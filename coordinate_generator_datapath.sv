==> flow/design.v <==
module abs #(
	parameter WIDTH = 10
	)(
	input logic [WIDTH-1:0] val_1, val_2,
	output logic [WIDTH-1:0] out
	);
	always_comb begin
		if (val_1 > val_2)
			out = val_1 - val_2;
		else
			out = val_2 - val_1;
	end
endmodule
module abs_testbench();
	parameter WIDTH = 10;
	logic [WIDTH-1:0] val_1, val_2, out;
	abs #(WIDTH) dut (.val_1, .val_2, .out);
	initial begin
		val_1 <= 10'b0001100111; val_2 <= 10'b0101100111; #50;  
		val_1 <= 10'b0101100111; val_2 <= 10'b0001100111; #50;  
		val_1 <= 10'b0101100111; val_2 <= 10'b0101100111; #50;  
		#50;
	end  
endmodule
module coordinate_generator_datapath (
			input logic clk, reset, is_steep,
			input logic set_regs, incr_loop, swap, no_swap, new_line, no_new_line, idle_default,
			input logic [9:0] x0, x1, y0, y1,
			output logic [9:0] x,
			output logic [8:0] y,
			output logic loop_condition, err_gtz, steep
			);
	integer delta_x, delta_y, error, y_step, i;
	logic [9:0] x_buff, y_buff, abs_y;
	abs #(10) distance_y (.val_1(y0), .val_2(y1), .out(abs_y));
	always_ff @(posedge clk) begin
		if (reset) begin
			delta_x <= 0; delta_y <= 0; error <= 0; y_step <= 0; x_buff <= 0; y_buff <= 0;
			steep <= 0;
			x <= 10'bX;
			y <= 9'bX;
		end
		else begin
			if (idle_default) begin
				x <= 10'bX;
				y <= 9'bX;
				i <= 0;
			end
			if (set_regs) begin
				x_buff <= x0;
				y_buff <= y0;
				y_step <= (y1 > y0) ? 1 : -1;
				delta_x <= x1 - x0;
				delta_y <= abs_y;
				error <= -((x1 - x0)/2);
				steep <= is_steep;
			end
			if (incr_loop) begin
				i <= i + 1;
				error <= error + delta_y;
			end
			if (swap) begin
				x <= y_buff;
				y <= x_buff;
			end
			if (no_swap) begin
				x <= x_buff;
				y <= y_buff;
			end
			if (new_line) begin
				x_buff <= x_buff + 1;
				y_buff <= y_buff + y_step;
				error <= error - delta_x;
			end
			if (no_new_line)
				x_buff <= x_buff + 1;
		end	
	end
	assign loop_condition = (i <= delta_x);
	assign err_gtz = (error >= 0);
endmodule 
Step by step through the tools: coordinate_generator_datapath
The steps from the RTL of coordinate_generator_datapath to its reports follow in flow order.
Line numbers count from 1 in the design file above.
Operators carry their Yosys type and port widths (W data, S select, Z words).
{ "inputs": {"top": "coordinate_generator_datapath", "clock_port": "clk", "cell_library": "sky130hd", "corner": "tt_025C_1v80"} }

Word-level counts
Source: Yosys, flattened and elaborated, memories not mapped. Widths are those after wreduce. Registers that Yosys merges into a memory's read port (data or address) are not register bits. Print and check cells do not count. Equal cells are merged and count once.
{ "classes": {"n_mux": 18, "add_sub_neg": 9, "reduce_and_logical": 6, "cmp": 4, "bitwise": 1} }
{ "ops": {"columns": ["cell", "n"], "rows": [
  ["$mux W32", 5],
  ["$mux W10", 10],
  ["$neg A31 Y32", 1],
  ["$ge A32 B1 Y1 const B", 1],
  ["$add A32 B11 Y32", 1],
  ["$add A32 B2 Y32 const B", 1],
  ["$sub A32 B32 Y32", 1],
  ["$le A32 B32 Y1", 1],
  ["$mux W9", 3],
  ["$sub A10 B10 Y10", 2],
  ["$gt A10 B10 Y1", 2],
  ["$sub A10 B10 Y11", 1],
  ["$add A10 B1 Y10 const B", 1],
  ["$add A10 B10 Y10", 1],
  ["$reduce_bool A3 Y1", 2],
  ["$reduce_bool A2 Y1", 2],
  ["$reduce_bool A4 Y1", 1],
  ["$reduce_and A2 Y1", 1],
  ["$not A1 Y1", 1]
]} }
{ "bits": {"output_inout_bits": 22, "reg_bits": 156, "elab_cells": 48} }

Logic depth
Depth = most cells in a row (Yosys ltp): at word level without a register or memory, in the mapped netlist without a sequential cell, where the memories' decode and read muxes count.
{ "depth": {"word_depth": 5, "ABC_AREA": 1, "mapped_depth": 22, "depth_no_buf": 22} }

Netlist
Yosys stat after the flow's synthesis: flattened, memories mapped to cells. It holds for the ABC_AREA given above (unset counts as 0); a run with the other value may have another netlist.
{ "mapped": {"mapped_area_um2": 12284.3, "buf_cells": 49, "cells": 1877, "ff_cells": 127} }
{ "by_type": {"columns": ["cell_type", "n", "type_area_um2"], "rows": [
  ["sky130_fd_sc_hd__nand2_1", 417, 1.57E+03],
  ["sky130_fd_sc_hd__edfxtp_1", 51, 1.53E+03],
  ["sky130_fd_sc_hd__ha_1", 122, 1.53E+03],
  ["sky130_fd_sc_hd__dfxtp_1", 76, 1.52E+03],
  ["sky130_fd_sc_hd__inv_1", 257, 964.675],
  ["sky130_fd_sc_hd__a21oi_1", 175, 875.84],
  ["sky130_fd_sc_hd__o21ai_0", 149, 745.715],
  ["sky130_fd_sc_hd__nand3_1", 140, 700.672],
  ["sky130_fd_sc_hd__nor2_1", 164, 615.59],
  ["sky130_fd_sc_hd__xor2_1", 33, 289.027],
  ["sky130_fd_sc_hd__nand4_1", 38, 237.728],
  ["sky130_fd_sc_hd__nor3_1", 34, 170.163],
  ["sky130_fd_sc_hd__clkbuf_1", 35, 131.376],
  ["sky130_fd_sc_hd__fa_1", 6, 120.115],
  ["sky130_fd_sc_hd__o211ai_1", 16, 120.115],
  ["sky130_fd_sc_hd__a31oi_1", 15, 93.84],
  ["sky130_fd_sc_hd__a21o_1", 12, 90.086],
  ["sky130_fd_sc_hd__xnor2_1", 10, 87.584]
]} }
Not listed: further types 34, cells in them 127.

Worst setup path after synthesis
Path of least setup slack by OpenSTA after synthesis, without wires, with an ideal clock, recovery checks aside; 20% of the period is set as input and as output delay. Where synthesis merged equal registers, the netlist keeps one of their names.
{ "synth_timing": {"kind": "input-to-reg", "startpoint": "input incr_loop", "endpoint": "register i[0]", "arrival_time_ps": 3472, "delay_ps": 2870, "stages": 5, "input_delay_ps": 1034, "slack_ps": 1266, "launch_ps": 1034, "clock_period_ps": 5170, "period_less_setup_slack_ps": 3904} }
"delay_ps" = arrival - input delay + setup time.
"stages": output pins that drive a net of the path, with the launching flip-flop's if there is one; two outputs of one cell count as two.
"period_less_setup_slack_ps" = period - worst setup slack (recovery checks aside). The figure is calculated, with input and output delays left at 20% of the set period.
The rows between start and end are the longest chain of elaborated cells between them; the timing report does not say that the signal goes this way. Where chains are equally long, one stands for them.
A line is the first line of the expression or statement that the cell stems from. Yosys adds cells for indexed reads and writes and turns some case tables into memories.
Only ways into the end's enable, where the timed path ends, are counted here.
{ "synth_via": {"cell_sequence": "sky130_fd_sc_hd__clkbuf_1 -> sky130_fd_sc_hd__clkinv_1 -> sky130_fd_sc_hd__clkbuf_1 -> sky130_fd_sc_hd__buf_1 -> sky130_fd_sc_hd__a21oi_1", "elab_chain_cells": 2} }
{ "synth_lines": {"columns": ["item", "line", "text"], "rows": [
  ["from (decl)", 27, "input logic set_regs, incr_loop, swap, no_swap, new_line, no_new_line, idle_default,"],
  ["$reduce_bool A2 Y1", null, null],
  ["$reduce_and A2 Y1", null, null],
  ["to (assign)", 47, "i <= 0;"],
  ["to (assign)", 59, "i <= i + 1;"],
  ["to (decl)", 33, "integer delta_x, delta_y, error, y_step, i;"]
]} }

Timing after layout
Path of least setup slack in the final report of flow run 1 (OpenROAD, finished layout, wires in). Where an end is a register, its clock arrival counts in the times.
The report prints the path's times to 10 ps; the period is as set.
{ "layout_timing": {"kind": "reg-to-output", "startpoint": "register delta_x[30]", "endpoint": "output loop_condition", "launch_ps": 410, "clock_period_ps": 3800, "slack_ps": 200, "arrival_time_ps": 2840, "stages": 12} }
The rows between start and end are the longest chain of elaborated cells between them; the timing report does not say that the signal goes this way. Where chains are equally long, one stands for them.
{ "layout_via": {"cell_sequence": "sky130_fd_sc_hd__dfxtp_2 -> sky130_fd_sc_hd__inv_2 -> sky130_fd_sc_hd__buf_6 -> sky130_fd_sc_hd__ha_1 -> sky130_fd_sc_hd__a21oi_1 -> sky130_fd_sc_hd__o21a_1 -> sky130_fd_sc_hd__o221ai_1 -> sky130_fd_sc_hd__a21o_1 -> sky130_fd_sc_hd__nand2_1 -> sky130_fd_sc_hd__nand3_1 -> sky130_fd_sc_hd__nand3_1 -> sky130_fd_sc_hd__clkdlybuf4s50_1", "elab_chain_cells": 1} }
{ "layout_lines": {"columns": ["item", "line", "text"], "rows": [
  ["from (decl)", 33, "integer delta_x, delta_y, error, y_step, i;"],
  ["from (assign)", 38, "delta_x <= 0; delta_y <= 0; error <= 0; y_step <= 0; x_buff <= 0; y_buff <= 0;"],
  ["from (assign)", 53, "delta_x <= x1 - x0;"],
  ["$le A32 B32 Y1", 79, "assign loop_condition = (i <= delta_x);"],
  ["to (decl)", 31, "output logic loop_condition, err_gtz, steep"]
]} }

Stored flow runs of coordinate_generator_datapath (2 of them; Yosys, OpenROAD, sky130hd). They differ in their settings and are not a sequence. Constraints: input delay and output delay 20% of the set period each, output load 0.01 pF.
"clock_period_reached_ps" = clock period - worst setup slack. The figure is calculated, with input and output delays left at 20% of the set period.
"worst_path_ps" is the time allowed to the run's worst setup path (the clock period less input and output delay, where it has them) less its slack. Clock arrival times count: a late capture clock shortens it, a late launch clock lengthens it.
"power.total_w": no workload was simulated; the value follows from the tool's default switching activity.
"worst_path_ps" is known to 10 ps.
[
  {
    "run": "flow run 1",
    "settings": { "period_ns": 3.8, "CORE_UTILIZATION": 66, "PLACE_DENSITY": 0.4, "ABC_AREA": 1, "GPL_TIMING_DRIVEN": 1, "GPL_ROUTABILITY_DRIVEN": 0, "CTS_CLUSTER_SIZE": 87, "CTS_CLUSTER_DIAMETER": 241, "CAP_MARGIN": 25, "MIN_ROUTING_LAYER": "met1", "MAX_ROUTING_LAYER": "met5", "CORE_MARGIN": 2, "SLEW_MARGIN": 20 },
    "results": { "synth_area_um2": 12284.3, "die_area_um2": 19719.2, "final_stdcell_area_um2": 13903.3, "layout_utilization_pct": 76.9, "setup_worst_slack_ps": 202, "setupTns_ps": 0, "final_hold_ws_ps": 477, "power.total_w": 0.005728, "clock_period_reached_ps": 3598, "worst_path_ps": 2840, "path_kind": "reg-to-output" }
  },
  {
    "run": "flow run 2",
    "settings": { "period_ns": 4.03, "CAP_MARGIN": 20, "CORE_MARGIN": 2, "CORE_UTILIZATION": 40, "SLEW_MARGIN": 20 },
    "results": { "synth_area_um2": 10913.0, "die_area_um2": 28620.2, "final_stdcell_area_um2": 12748.5, "layout_utilization_pct": 47.4, "setup_worst_slack_ps": 319, "setupTns_ps": 0, "final_hold_ws_ps": 481, "power.total_w": 0.005752, "clock_period_reached_ps": 3711, "worst_path_ps": 2910, "path_kind": "input-to-reg" }
  }
]
